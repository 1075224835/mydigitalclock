==> flow/design.v <==
module fenpin (clk,clk_1HZ,clk_2HZ,clk_1KHZ);
input clk;
output clk_1HZ,clk_2HZ,clk_1KHZ;
reg clk_1HZ,clk_2HZ,clk_1KHZ;
reg[26:0] count1=0,count2=0,count4=0;
always@(posedge clk)
begin 
        count1<=count1+1;
        if(count1<25000000)
                clk_1HZ<=1;
        else if(count1<49999999)
                clk_1HZ<=0;
        if(count1==49999999)
                count1<=0;
        count2<=count2+1;
        if(count2<12500000)
                clk_2HZ<=1;
        else if(count2<24999999)
                clk_2HZ<=0;  
        if(count2==24999999)
                count2<=0;
        count4<=count4+1;
        if(count4<25000)
                clk_1KHZ<=1;
        else if(count4<49999)
                clk_1KHZ<=0;  
        if(count4==49999)
                count4<=0;
end
endmodule
== Tool chain data of fenpin ==
Tool output for the design above, in the order of the flow.
Lines are those of the file above, counted from 1.
Operators carry their Yosys type and port widths (W data, S select, Z words).
Cell names lack the library's common part.
A cell with - has no value.

* Top: fenpin
* Clock input: clk
* Standard-cell library: sky130hd
* Corner: tt_025C_1v80

== Elaborated design ==
Source: Yosys, flattened and elaborated, memories not mapped. Widths are those after wreduce; folded enables and synchronous resets count as part of the registers. Registers that Yosys merges into a memory's read port (data or address) are not register bits. Print and check cells do not count. Equal cells are merged and count once.

* Muxes and demuxes: 0
* Shift operators: 0
* Equal/unequal tests: 3
* Multiply operators: 0
* Bitwise gates (word level): 0
* Order comparisons: 6
* Reductions and logical operators: 0
* $add $sub $neg: 3
* Divide/modulo/power cells: 0

{| class="wikitable"
|+ Operators by type and width
! cell !! count
|-
| $add A27 B1 Y27 const B || 3
|-
| $lt A27 B25 Y1 const B || 2
|-
| $lt A27 B15 Y1 const B || 1
|-
| $lt A27 B16 Y1 const B || 1
|-
| $eq A27 B16 Y1 const B || 1
|-
| $lt A27 B24 Y1 const B || 1
|-
| $eq A27 B25 Y1 const B || 1
|-
| $lt A27 B26 Y1 const B || 1
|-
| $eq A27 B26 Y1 const B || 1
|}

* Word width x clocked read ports: 0
* ROM bits: 0
* Output and inout port bits: 3
* Elaborated cells: 18
* Flip-flop bits (word level): 84
* Input bits: 1
* RAM bits: 0
* Latch bits: 0
* Memories kept: 0

== Depth ==
Depth = most cells in a row (Yosys ltp): at word level without a register or memory, in the mapped netlist without a sequential cell, where the memories' decode and read muxes count.

* Word-level depth: 1
* ABC_AREA: 0
* Mapped depth: 8
* Gate-level depth less buffers: 5

== Mapped cells and area ==
The flow's flattened synthesis, as Yosys stat reports it; memories are mapped. The netlist is that of the ABC_AREA named above (0 if unset); the other value can give another one.
The area totals of this step are shown rounded.

{| class="wikitable"
|+ Cell types
! cell type !! count !! area in all (µm²)
|-
| dfxtp_1 || 84 || 1.68E+03
|-
| xnor2_1 || 30 || 262.752
|-
| xor2_1 || 26 || 227.718
|-
| nand3_1 || 30 || 150.144
|-
| nor2_1 || 36 || 135.13
|-
| nand2_1 || 34 || 127.622
|-
| a21oi_1 || 24 || 120.115
|-
| o31ai_1 || 14 || 105.101
|-
| nand4_1 || 16 || 100.096
|-
| or4_1 || 12 || 90.086
|-
| and4_1 || 10 || 87.584
|-
| nor3_1 || 16 || 80.077
|-
| nor4_1 || 10 || 62.56
|-
| and3_1 || 9 || 56.304
|-
| clkbuf_1 || 14 || 52.55
|-
| o21ai_0 || 10 || 50.048
|-
| ha_1 || 3 || 37.536
|-
| or3_1 || 5 || 31.28
|}

Not listed: further types 30, cells in them 52.

* Sequential area: 1,700 µm²
* Flip-flops: 84
* Standard cells after synthesis: 435
* Synthesis area: 3,900 µm²
* Buffer cells: 19

== Worst setup path after synthesis ==
Path of least setup slack by OpenSTA after synthesis, without wires, with an ideal clock, recovery checks aside; 20% of the period is set as input and as output delay. Where synthesis merged equal registers, the netlist keeps one of their names.

* Path kind: register -> register
* Start: register count2[6]
* End: register count2[21]
* Slack: 0.773 ns
* Clock period: 2.58 ns
* Stages on the path: 7
* Required time: 2.514 ns
* Data arrival time: 1.741 ns
* Setup time: 0.066 ns
* Buffers on the path: 2
* Launch time at the first pin: 0.000 ns
* Delay of the path: 1.807 ns
* Synthesis period reached: 1.807 ns

"delay of the path" = arrival - input delay + setup time.
"stages on the path" counts driving pins, that of a launching flip-flop among them; a cell with two outputs on the path counts twice.
"synthesis period reached" = period - worst setup slack (recovery checks aside). The figure is calculated, with input and output delays left at 20% of the set period.
Between the ends stands the longest chain of elaborated cells between them, by number of cells; it is not shown to be the way that was timed. Of several equally long chains one is given.
A line is the first line of the expression or statement that the cell stems from. Yosys adds cells for indexed reads and writes and turns some case tables into memories.

* Path through: dfxtp_1 > buf_2 > nand4_4 > or3_4 > buf_6 > or4_4 > a21oi_2
* Length of the longest elaborated chain: 1
* Elaborated cells between the ends (all ways): 2
* Source lines of those cells: 2
* Those cells by class: add/sub: 1; eq/ne: 1

{| class="wikitable"
|+ Ends and longest elaborated chain, after synthesis
! element !! line !! RTL
|-
| start: declaration || 5 || <nowiki>reg[26:0] count1=0,count2=0,count4=0;</nowiki>
|-
| start: assignment || 15 || <nowiki>count2<=count2+1;</nowiki>
|-
| start: assignment || 21 || <nowiki>count2<=0;</nowiki>
|-
| $add A27 B1 Y27 || 15 ||
|-
| end: assignment || 15 ||
|-
| end: assignment || 21 ||
|-
| end: declaration || 5 ||
|}

== Worst path after layout ==
Path of least setup slack in the final report of flow run 1 (OpenROAD, finished layout, wires in). Where an end is a register, its clock arrival counts in the times.

* Path kind: register -> register
* Start: register count2[3]
* End: register count2[13]
* Slack: 0.71 ns
* Required time: 3.09 ns
* Stages on the path: 6
* Setup time: 0.11 ns
* Clock period: 2.87 ns
* Launch time at the first pin: 0.33 ns
* Buffers on the path: 1
* Data arrival time: 2.39 ns

Between the ends stands the longest chain of elaborated cells between them, by number of cells; it is not shown to be the way that was timed. Of several equally long chains one is given.

* Path through: dfxtp_1 > and3_1 > nand3_1 > nor4b_4 > buf_4 > a21oi_1
* Length of the longest elaborated chain: 1
* Elaborated cells between the ends (all ways): 2
* Source lines of those cells: 2
* Those cells by class: add/sub: 1; eq/ne: 1

{| class="wikitable"
|+ Ends and longest elaborated chain, post-layout
! element !! line !! RTL
|-
| start: declaration || 5 || <nowiki>reg[26:0] count1=0,count2=0,count4=0;</nowiki>
|-
| start: assignment || 15 || <nowiki>count2<=count2+1;</nowiki>
|-
| start: assignment || 21 || <nowiki>count2<=0;</nowiki>
|-
| $add A27 B1 Y27 || 15 ||
|-
| end: assignment || 15 ||
|-
| end: assignment || 21 ||
|-
| end: declaration || 5 ||
|}

Appendix: measured runs

Measured results for fenpin: 2 stored runs of the Yosys and OpenROAD flow on sky130hd. The settings differ; the order carries no meaning. The constraints put input and output delay at 20% of the set period each and load the outputs with 0.01 pF.
"achieved period": clock period set for the run, less the worst setup slack. It is reckoned from that one timing run; input and output delays stay at 20% of the period that was set.
"worst setup path time" means the part of the period allowed to the worst setup path (the constraints hold back 20% at inputs and 20% at outputs) less its slack; where the path has registers, the arrival times of their clocks count too.
"total power of the final layout": no workload was simulated; the value follows from the tool's default switching activity.
The results are shown rounded.

=== Flow run 1 ===
{| class="wikitable"
! Setting !! Value
|-
| period_ns || 2.87
|-
| CORE_UTILIZATION || 38
|-
| SETUP_SLACK_MARGIN || 0.42
|-
| PLACE_DENSITY_LB_ADDON || 0.2
|-
| TNS_END_PERCENT || 25
|-
| GPL_TIMING_DRIVEN || 1
|-
| CAP_MARGIN || 20
|-
| SLEW_MARGIN || 40
|-
| CORE_MARGIN || 2
|-
! Result !! Value
|-
| Lowest hold slack || 0.44 ns
|-
| Post-route setup TNS || 0.000 ns
|-
| Yosys chip area after synthesis || 3,900 µm²
|-
| Utilization || 42 %
|-
| Worst setup path time || 2.16 ns
|-
| Kind of the worst setup path || register -> register
|-
| Die size || 11,000 µm²
|-
| Standard-cell area after routing || 4,200 µm²
|-
| Achieved period || 2.164 ns
|-
| Smallest setup slack || 0.71 ns
|-
| Total power of the final layout || 1,900 uW
|}

=== Flow run 2 ===
{| class="wikitable"
! Setting !! Value
|-
| period_ns || 2.66
|-
| CORE_UTILIZATION || 67
|-
| CORE_ASPECT_RATIO || 0.61
|-
| CORE_MARGIN || 2
|-
| TNS_END_PERCENT || 40
|-
| GPL_TIMING_DRIVEN || 1
|-
| GPL_ROUTABILITY_DRIVEN || 0
|-
| CTS_CLUSTER_DIAMETER || 301
|-
| SLEW_MARGIN || 30
|-
| MIN_ROUTING_LAYER || met1
|-
| MAX_ROUTING_LAYER || met4
|-
| CAP_MARGIN || 20
|-
! Result !! Value
|-
| Yosys chip area after synthesis || 3,900 µm²
|-
| Smallest setup slack || 0.58 ns
|-
| Worst setup path time || 2.08 ns
|-
| Kind of the worst setup path || register -> register
|-
| Lowest hold slack || 0.46 ns
|-
| Post-route setup TNS || 0.000 ns
|-
| Utilization || 74 %
|-
| Die size || 6,400 µm²
|-
| Standard-cell area after routing || 4,100 µm²
|-
| Achieved period || 2.075 ns
|-
| Total power of the final layout || 2,100 uW
|}
