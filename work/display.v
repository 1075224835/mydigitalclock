==> flow/design.v <==
module display(clk,hour,min,sec,selct,a,b,c,d,e,f,g,Sel0,Sel1,Sel2,Sel3,Sel4,Sel5);
input[6:0] hour,min,sec;
input[3:0] selct;
input clk;
output reg a,b,c,d,e,f,g,Sel0,Sel1,Sel2,Sel3,Sel4,Sel5;
reg [5:0]num,hour_a,hour_b,min_a,min_b,sec_a,sec_b;
always @(posedge clk)
begin 
	begin
	hour_b<=hour%10;
	hour_a<=(hour-hour_b)/10;
	min_b<=min%10;
	min_a<=(min-min_b)/10;
	sec_b<=sec%10;
	sec_a<=(sec-sec_b)/10;
	end
    case(selct)
	0:begin num<=min_b;{Sel0,Sel1,Sel2,Sel3,Sel4,Sel5}=6'b101111;end
	1:begin num<=min_a;{Sel0,Sel1,Sel2,Sel3,Sel4,Sel5}=6'b110111;end
	2:begin num<=hour_b;{Sel0,Sel1,Sel2,Sel3,Sel4,Sel5}=6'b111011;end
	3:begin num<=hour_a;{Sel0,Sel1,Sel2,Sel3,Sel4,Sel5}=6'b111101;end
	4:begin num<=sec_b;{Sel0,Sel1,Sel2,Sel3,Sel4,Sel5}=6'b111110;end
	5:begin num<=sec_a;{Sel0,Sel1,Sel2,Sel3,Sel4,Sel5}=6'b011111;end
	endcase
    case(num)
	0:{a,b,c,d,e,f,g}=7'b0000001;
	1:{a,b,c,d,e,f,g}=7'b1001111;
	2:{a,b,c,d,e,f,g}=7'b0010010;
	3:{a,b,c,d,e,f,g}=7'b0000110;
	4:{a,b,c,d,e,f,g}=7'b1001100;
	5:{a,b,c,d,e,f,g}=7'b0100100;
	6:{a,b,c,d,e,f,g}=7'b0100000;
	7:{a,b,c,d,e,f,g}=7'b0001111;
	8:{a,b,c,d,e,f,g}=7'b0000000;
	9:{a,b,c,d,e,f,g}=7'b0000100;
	10:{a,b,c,d,e,f,g}=7'b1111110;
	endcase
end
endmodule
* Tool chain data of display
The steps from the RTL of display to its reports follow in flow order. Line numbers count from 1 in the design file above. Operators: Yosys type, input widths -> output width; for muxes data width and select width s. Library cell names are shortened. Not given: n/a
Inputs: top display, clock input clk, standard-cell library sky130hd, corner tt_025C_1v80

* Word level
Source: Yosys, flattened and elaborated, memories not mapped. Widths are those after wreduce. Registers that Yosys merges into a memory's read port (data or address) are not register bits. Print and check cells do not count. Equal cells are merged and count once.
Storage and ports: register bits after elaboration 55, elaborated cells 94, input port bits 26
Operators by class: multiplexer cells 14, add/sub/neg operators 3, div/mod/pow operators 6, reductions and logical operators 36, equal/unequal tests 15
Operators by type and width (count):
- $div 32x4->32 const B | 3
- $mod 7x4->32 const B | 3
- $pmux 6 s6 | 1
- $reduce_or 5->1 | 7
- $reduce_bool 2->1 | 13
- $pmux 1 s2 | 13
- $eq 6x3->1 const B | 4
- $sub 7x6->8 | 3
- $reduce_or 8->1 | 3
- $eq 6x4->1 const B | 3
- $reduce_or 7->1 | 2
- $eq 6x2->1 const B | 2
- $reduce_or 3->1 | 3
- $reduce_or 9->1 | 1
- $eq 4x2->1 const B | 2
- $eq 4x3->1 const B | 2
- $reduce_or 4->1 | 2
- $eq 6x1->1 const B | 1
- $logic_not 6->1 | 1
- $reduce_bool 6->1 | 1
- $reduce_or 6->1 | 1
- $eq 4x1->1 const B | 1
- $logic_not 4->1 | 1
- $reduce_or 2->1 | 1

* Logic depth
Longest topological path by Yosys (ltp), each cell counted once; first at word level (registers and memories cut), then after technology mapping (sequential cells cut; the memories' decode and read muxes count).
Depth: depth in word-level cells 3, ABC_AREA 0, depth in mapped cells 20

* Mapped cells and area
Source: synth_stat.txt of the flow (Yosys; design flattened, memories mapped). It holds for the ABC_AREA given above (unset counts as 0); a run with the other value may have another netlist.
Synthesis totals: synthesis area 5706.7 µm², buffers 40, area of sequential cells 1291.2 µm², flip-flop cells 55, standard cells after synthesis 742
Cell types:
- dfxtp_1 | count 36, total area 720.691 µm²
- edfxtp_1 | count 19, total area 570.547 µm²
- ha_1 | count 27, total area 337.824 µm²
- nor2_1 | count 88, total area 330.317 µm²
- a21oi_1 | count 63, total area 315.302 µm²
- o21ai_0 | count 41, total area 205.197 µm²
- xnor2_1 | count 19, total area 166.41 µm²
- inv_1 | count 44, total area 165.158 µm²
- nand2_1 | count 37, total area 138.883 µm²
- nand2b_1 | count 21, total area 131.376 µm²
- mux2i_1 | count 13, total area 130.125 µm²
- o211ai_1 | count 15, total area 112.608 µm²
- nor2b_1 | count 17, total area 106.352 µm²
- nand3_1 | count 20, total area 100.096 µm²
- a21o_1 | count 12, total area 90.086 µm²
- o21a_1 | count 12, total area 90.086 µm²
- a31oi_1 | count 14, total area 87.584 µm²
- clkbuf_1 | count 23, total area 86.333 µm²
Other cell types: 78; their cells: 221.

* Worst setup path after synthesis
Source: OpenSTA report_checks on the synthesized netlist (no wires, ideal clock, input and output delay 20% of the period each), path of least setup slack; recovery checks are left aside. Register names are those of the netlist, which keeps one name where synthesis merged equal registers.
Path after synthesis: kind input -> register, start point input min[5], end point register min_b[5], buffers on the path 2, arrival time 3.606 ns, setup slack 0.416 ns, delay of the path 2.904 ns, time at the first pin 0.830 ns, period 4.15 ns, data required time 4.022 ns, stages 18, synthesis period reached 3.734 ns
"delay of the path" = arrival - input delay + setup time. "stages" counts driving pins, that of a launching flip-flop among them; a cell with two outputs on the path counts twice. "synthesis period reached" = period - worst setup slack (recovery checks aside). The figure is calculated, with input and output delays left at 20% of the set period. Between the ends stands the longest chain of elaborated cells between them, by number of cells; it is not shown to be the way that was timed. Of several equally long chains one is given. Each line given opens the expression or statement behind the cell; cells for indexed reads and writes are added by Yosys, which also makes memories of some case tables.
On the way, after synthesis: cells stage by stage buf_2 -> nor2_1 -> inv_1 -> ha_1 -> o311a_1 -> o221ai_1 -> clkbuf_1 -> nor2_1 -> nand3b_1 -> a21oi_1 -> ha_1 -> a21oi_1 -> a21oi_1 -> a21oi_1 -> a21oi_1 -> a21oi_1 -> nand3_1 -> o21ai_0, length of the longest elaborated chain 1, elaborated cells between the ends (all ways) 1, RTL lines with such cells 1, classes of those cells div: 1
RTL lines, path after synthesis:
- start, declared | RTL line 2 | input[6:0] hour,min,sec;
- $mod 7x4->32 | RTL line 12 | min_b<=min%10;
- end, assigned | RTL line 12
- end, declared | RTL line 6 | reg [5:0]num,hour_a,hour_b,min_a,min_b,sec_a,sec_b;

* Worst path after layout
Path of least setup slack in the final report of entry A (OpenROAD, finished layout, wires in). Where an end is a register, its clock arrival counts in the times.
Path post-layout: kind input -> register, start point input hour[0], end point register hour_a[0], buffers on the path 1, period 4.48 ns, data required time 4.69 ns, arrival time 4.28 ns, stages 13, setup slack 0.41 ns, time at the first pin 0.90 ns
Between the ends stands the longest chain of elaborated cells between them, by number of cells; it is not shown to be the way that was timed. Of several equally long chains one is given.
On the way, post-layout: cells stage by stage clkdlybuf4s50_1 -> inv_1 -> ha_1 -> fa_1 -> nand2b_1 -> a2111oi_1 -> a211o_2 -> nor2_1 -> o21ai_0 -> a32oi_1 -> or3b_1 -> a211o_1 -> o2111ai_1, length of the longest elaborated chain 2, elaborated cells between the ends (all ways) 2, RTL lines with such cells 1, classes of those cells add/sub: 1; div: 1
RTL lines, path post-layout:
- start, declared | RTL line 2 | input[6:0] hour,min,sec;
- $sub 7x6->8 | RTL line 11 | hour_a<=(hour-hour_b)/10;
- $div 32x4->32 | RTL line 11
- end, assigned | RTL line 11
- end, declared | RTL line 6 | reg [5:0]num,hour_a,hour_b,min_a,min_b,sec_a,sec_b;

Hand-over note for display

Top module display; platform sky130hd; tools Yosys and OpenROAD; 2 stored runs in no particular order. Input and output delays are each 20% of the period that was set; the output load is 0.01 pF.
"achieved period" = clock period - worst setup slack. The figure is calculated, with input and output delays left at 20% of the set period.
"time on the worst setup path" = time allowed to the worst setup path (clock period - input delay - output delay, where it has them) - its slack; a late launch clock adds to it, a late capture clock takes from it.
By "total power after layout" is meant OpenSTA's value without simulated activity: inputs other than the clock are taken to toggle once in ten clock periods, and the tool carries that through the logic.

* Entry A | settings: period_ns 4.48; CAP_MARGIN 20; CORE_MARGIN 2; CORE_UTILIZATION 40; SLEW_MARGIN 20 | results: time on the worst setup path 3.18 ns; worst setup path type input -> register; netlist area reported by Yosys 5,706.7 µm²; utilization 46.5%; standard-cell area after routing 6,478.7 µm²; die size 15,238.7 µm²; summed negative setup slack 0.000 ns; total power after layout 3,066 µW; post-route worst hold slack 0.590 ns; setup slack of the critical path 0.408 ns; achieved period 4.072 ns
* Entry B | settings: period_ns 4.13; CORE_UTILIZATION 21; SETUP_SLACK_MARGIN 0.35; PLACE_DENSITY_LB_ADDON 0.18; HOLD_SLACK_MARGIN 0.23; CTS_CLUSTER_DIAMETER 296; CAP_MARGIN 0; SLEW_MARGIN 20; MAX_ROUTING_LAYER met4; CORE_MARGIN 2 | results: time on the worst setup path 2.85 ns; worst setup path type input -> register; netlist area reported by Yosys 5,706.7 µm²; utilization 27.0%; standard-cell area after routing 7,244.4 µm²; die size 28,510.3 µm²; summed negative setup slack 0.000 ns; total power after layout 3,715 µW; post-route worst hold slack 0.674 ns; setup slack of the critical path 0.450 ns; achieved period 3.680 ns

End of note.
