==> flow/design.v <==
module core(clk_1HZ,clk_2HZ,S1,S2,S3,S4,S5,S6,S7,S8,k1,hour_out,min_out,sec_out,led,led2,led3);
input clk_1HZ,clk_2HZ,S1,S2,S3,S4,S5,S6,S7,S8,k1;	
output reg led,led2,led3;
reg [6:0] hour=11,min=59,sec=40;
output reg[6:0] hour_out,min_out,sec_out;
reg[6:0]count=0;
reg flag=0;
always @(posedge clk_1HZ)
begin 
	 if(S1==0) 
	 begin 
	 sec<=0;
	 min<=0;
	 hour<=0;
	 end
	 else
	 begin
    if(S2==0) count<=count+1;
    if(count%2==0)
	 begin
	   flag<=!flag;
	   led2<=flag;
		led3<=flag;
		if(sec<59) sec<=sec+1;
		else 
			begin 
				sec<=0;
				if(min<59) min<=min+1;
				else
				begin
				    min<=0;
					if(hour<23) hour<=hour+1;
				 	else
				       hour<=0;
				end
			end
		 end
	else
		begin
		if(S3==0)
		begin
			if(hour<23) hour<=hour+1;
			else hour<=0;end
		if(S4==0)
		begin
			if(hour>0) hour<=hour-1;
			else hour<=23;end
		if(S5==0)
		begin
			if(min<59) min<=min+1;
			else min<=0;end
		if(S6==0)
		begin
			if(min>0) min<=min-1;
			else min<=59;end
		if(S7==0)
		begin
			if(sec<59) sec<=sec+1;
			else sec<=0;end
		if(S8==0)
		begin
			if(sec>0) sec<=sec-1;
		else sec<=59;end
		end
    end
	 if(k1==1)
	 begin
	 if(hour>11)hour_out<=hour-12;
	 else hour_out<=hour;
	 sec_out<=sec;
	 min_out<=min;
	 end
	 else
	 begin
    hour_out<=hour;
	 sec_out<=sec;
	 min_out<=min;
	 end
end
always @(1)
begin
if(min==0&&sec<5)
led<=clk_2HZ;
else
led<=0;
end
endmodule
Step by step through the tools: core

Tool output for the design above, in the order of the flow.
Lines are those of the file above, counted from 1.
Cell names lack the library's common part.
A cell with -- has no value.

Top: core
Clock input: clk_1HZ
Cell library: sky130hd
Library corner: tt_025C_1v80

Elaborated design

Counts by Yosys on the flattened word-level netlist (proc, flatten, opt, wreduce; memories kept). Register bits leave out memories and registers merged into their read ports (data or address). Print and check cells are left out. Cells with the same type and inputs are merged into one.

Mux-type cells: 21
Equal/unequal tests: 5
Reduce/logical cells: 8
Order comparisons: 8
Bitwise logic cells: 1
Add/subtract/negate cells: 8

Operators with widths:

| cell                                                                     | number |
| 7-bit 2-to-1 mux                                                         | 20 |
| 32-bit logical NOT                                                       | 1 |
| 7-bit by 1-bit adder with 7-bit output with constant B                   | 4 |
| 7-bit by 1-bit subtractor with 7-bit output with constant B              | 3 |
| 7-bit by 1-bit greater-than comparator with 1-bit output with constant B | 3 |
| 7-bit by 6-bit less-than comparator with 1-bit output with constant B    | 2 |
| 3-bit by 2-bit != test with 1-bit output with constant B                 | 3 |
| 7-bit by 3-bit less-than comparator with 1-bit output with constant B    | 1 |
| 7-bit by 4-bit subtractor with 7-bit output with constant B              | 1 |
| 7-bit by 4-bit greater-than comparator with 1-bit output with constant B | 1 |
| 7-bit by 5-bit less-than comparator with 1-bit output with constant B    | 1 |
| 7-bit logical NOT                                                        | 1 |
| 2-bit AND reduction                                                      | 3 |
| 2-bit != test with constant B                                            | 2 |
| 3-bit AND reduction                                                      | 1 |
| 1-bit logical AND                                                        | 1 |
| 1-bit NOT                                                                | 1 |
| 1-bit logical NOT                                                        | 1 |
| 1-bit 2-to-1 mux                                                         | 1 |

Output and inout port bits: 24
Bits in registers: 51

Logic depth

Longest topological path by Yosys (ltp), each cell counted once; first at word level (registers and memories cut), then after technology mapping (sequential cells cut; the memories' decode and read muxes count).

Depth in word-level cells: 5
ABC_AREA: 0
Mapped depth: 8
Mapped depth without buffers: 7

Mapped cells and area

The flow's flattened synthesis, as Yosys stat reports it; memories are mapped. The netlist is that of the ABC_AREA named above (0 if unset); the other value can give another one.
The area totals of this step are shown rounded.

Cells by type:

| cell     | number |
| dfxtp_1  | 42 |
| ha_1     | 12 |
| edfxtp_1 | 3 |
| nand3_1  | 18 |
| o21ai_0  | 18 |
| a21oi_1  | 17 |
| nor2_1   | 21 |
| xnor2_1  | 9 |
| nand2_1  | 19 |
| nor3_1   | 11 |
| inv_1    | 14 |
| o31ai_1  | 6 |
| a211oi_1 | 5 |
| and3_1   | 6 |
| clkbuf_1 | 9 |
| a21o_1   | 4 |
| a211o_1  | 3 |
| buf_2    | 5 |

Other cell types: 33; their cells: 53.

Buffer cells: 16
Cell area after synthesis: 2340 um^2
Mapped cells: 275
Flip-flop cells: 45
Sequential part of the area: 931 um^2

Worst setup path after synthesis

Path of least setup slack by OpenSTA after synthesis, without wires, with an ideal clock, recovery checks aside; 20% of the period is set as input and as output delay. Where synthesis merged equal registers, the netlist keeps one of their names.

Path type: flip-flop to output port
Start: reg min[2]
End: out led
Time at the first pin: 0.000 ns
Arrival: 1.394 ns
Slack: 0.518 ns
External output delay: 0.478 ns
Path delay: 1.394 ns
Stages: 5
Clock period: 2.39 ns
Period reached after synthesis: 1.872 ns

"path delay" is the arrival time less input delay plus setup time.
At an output port there is no setup time.
"stages": output pins that drive a net of the path, with the launching flip-flop's if there is one; two outputs of one cell count as two.
"period reached after synthesis" is the clock period less the worst setup slack; recovery checks do not enter. This is arithmetic on one report: input and output delays are still those of the set period (20% each).
Between the ends stands the longest chain of elaborated cells between them, by number of cells; it is not shown to be the way that was timed. Of several equally long chains one is given.
A line is the first line of the expression or statement that the cell stems from. Yosys adds cells for indexed reads and writes and turns some case tables into memories.
A register here has more assigning lines than the two given.

Cells stage by stage: dfxtp_1 > clkbuf_1 > nor4_1 > nand3b_1 > a211oi_1
Length of the longest elaborated chain: 3
Elaborated cells on any way between the ends: 3
RTL lines with such cells: 1
Those cells by class: mux: 1; reduce/logical: 2

RTL lines, path after synthesis:

| what              | line | source |
| from (decl)       | 4    | `reg [6:0] hour=11,min=59,sec=40;` |
| from (assign)     | 28   | `if(min<59) min<=min+1;` |
| from (assign)     | 50   | `if(min<59) min<=min+1;` |
| 7-bit logical NOT | 82   | `if(min==0&&sec<5)` |
| 1-bit logical AND | 82   |  |
| 1-bit 2-to-1 mux  | 82   |  |
| to (decl)         | 3    | `output reg led,led2,led3;` |

Worst path after layout

From the final timing report of run 1: the path of least setup slack in the routed layout; clock arrival at registers is part of the times.

Path type: flip-flop to output port
Start: reg min[2]
End: out led
Slack: -0.05 ns
Time at the first pin: 0.29 ns
External output delay: 0.38 ns
Stages: 6
Clock period: 1.89 ns
Arrival: 1.56 ns

Between the ends stands the longest chain of elaborated cells between them, by number of cells; it is not shown to be the way that was timed. Of several equally long chains one is given.
A register here has more assigning lines than the two given.

Cells stage by stage: dfxtp_1 > nor4_1 > buf_4 > nand3b_1 > a211oi_1 > clkbuf_2
Length of the longest elaborated chain: 3
Elaborated cells on any way between the ends: 3
RTL lines with such cells: 1
Those cells by class: mux: 1; reduce/logical: 2

RTL lines, path after layout:

| what              | line | source |
| from (decl)       | 4    | `reg [6:0] hour=11,min=59,sec=40;` |
| from (assign)     | 28   | `if(min<59) min<=min+1;` |
| from (assign)     | 50   | `if(min<59) min<=min+1;` |
| 7-bit logical NOT | 82   | `if(min==0&&sec<5)` |
| 1-bit logical AND | 82   |  |
| 1-bit 2-to-1 mux  | 82   |  |
| to (decl)         | 3    | `output reg led,led2,led3;` |

Record of 2 stored runs of the RTL-to-layout flow on core, platform sky130hd. The runs are unordered. Constraints: input delay and output delay 20% of the set period each, output load 0.01 pF.
"clock period reached": clock period set for the run, less the worst setup slack. It is reckoned from that one timing run; input and output delays stay at 20% of the period that was set.
"allowed time less slack (worst setup path)" = time allowed to the worst setup path (clock period - input delay - output delay, where it has them) - its slack; a late launch clock adds to it, a late capture clock takes from it.
"overall power" rests on the timing tool's default activity at the inputs, not on a simulated workload.
Measured values are rounded.
Among the settings, n/a means not set for that run.

| name                                            | run 1                    | run 2                    |
| period_ns                                       | 1.89                     | 3.52                     |
| CORE_UTILIZATION                                | 41                       | 30                       |
| SETUP_SLACK_MARGIN                              | -0.15                    | 0.05                     |
| PLACE_DENSITY_LB_ADDON                          | 0.11                     | n/a                      |
| CELL_PAD_IN_SITES_GLOBAL_PLACEMENT              | 2                        | n/a                      |
| GPL_ROUTABILITY_DRIVEN                          | 1                        | n/a                      |
| MAX_ROUTING_LAYER                               | met4                     | met5                     |
| CAP_MARGIN                                      | 20                       | 20                       |
| CORE_MARGIN                                     | 2                        | 2                        |
| SLEW_MARGIN                                     | 20                       | 20                       |
| PLACE_DENSITY                                   | n/a                      | 0.49                     |
| CORE_ASPECT_RATIO                               | n/a                      | 0.62                     |
| CELL_PAD_IN_SITES_DETAIL_PLACEMENT              | n/a                      | 1                        |
| TNS_END_PERCENT                                 | n/a                      | 100                      |
| ABC_AREA                                        | n/a                      | 0                        |
| CTS_CLUSTER_SIZE                                | n/a                      | 14                       |
| CTS_CLUSTER_DIAMETER                            | n/a                      | 328                      |
| setup TNS (ns)                                  | -0.046                   | 0.000                    |
| overall power (µW)                              | 2290                     | 1340                     |
| netlist area reported by Yosys (um^2)           | 2340                     | 2340                     |
| utilization in the final report (%)             | 55.6                     | 38.0                     |
| clock period reached (ns)                       | 1.936                    | 3.090                    |
| standard-cell area after layout (um^2)          | 3060                     | 2880                     |
| worst slack on setup checks (ns)                | -0.046                   | 0.430                    |
| allowed time less slack (worst setup path) (ns) | 1.56                     | 2.39                     |
| worst setup path type                           | flip-flop to output port | flip-flop to output port |
| total die area (um^2)                           | 6320                     | 8530                     |
| final worst hold slack (ns)                     | 0.424                    | 0.407                    |
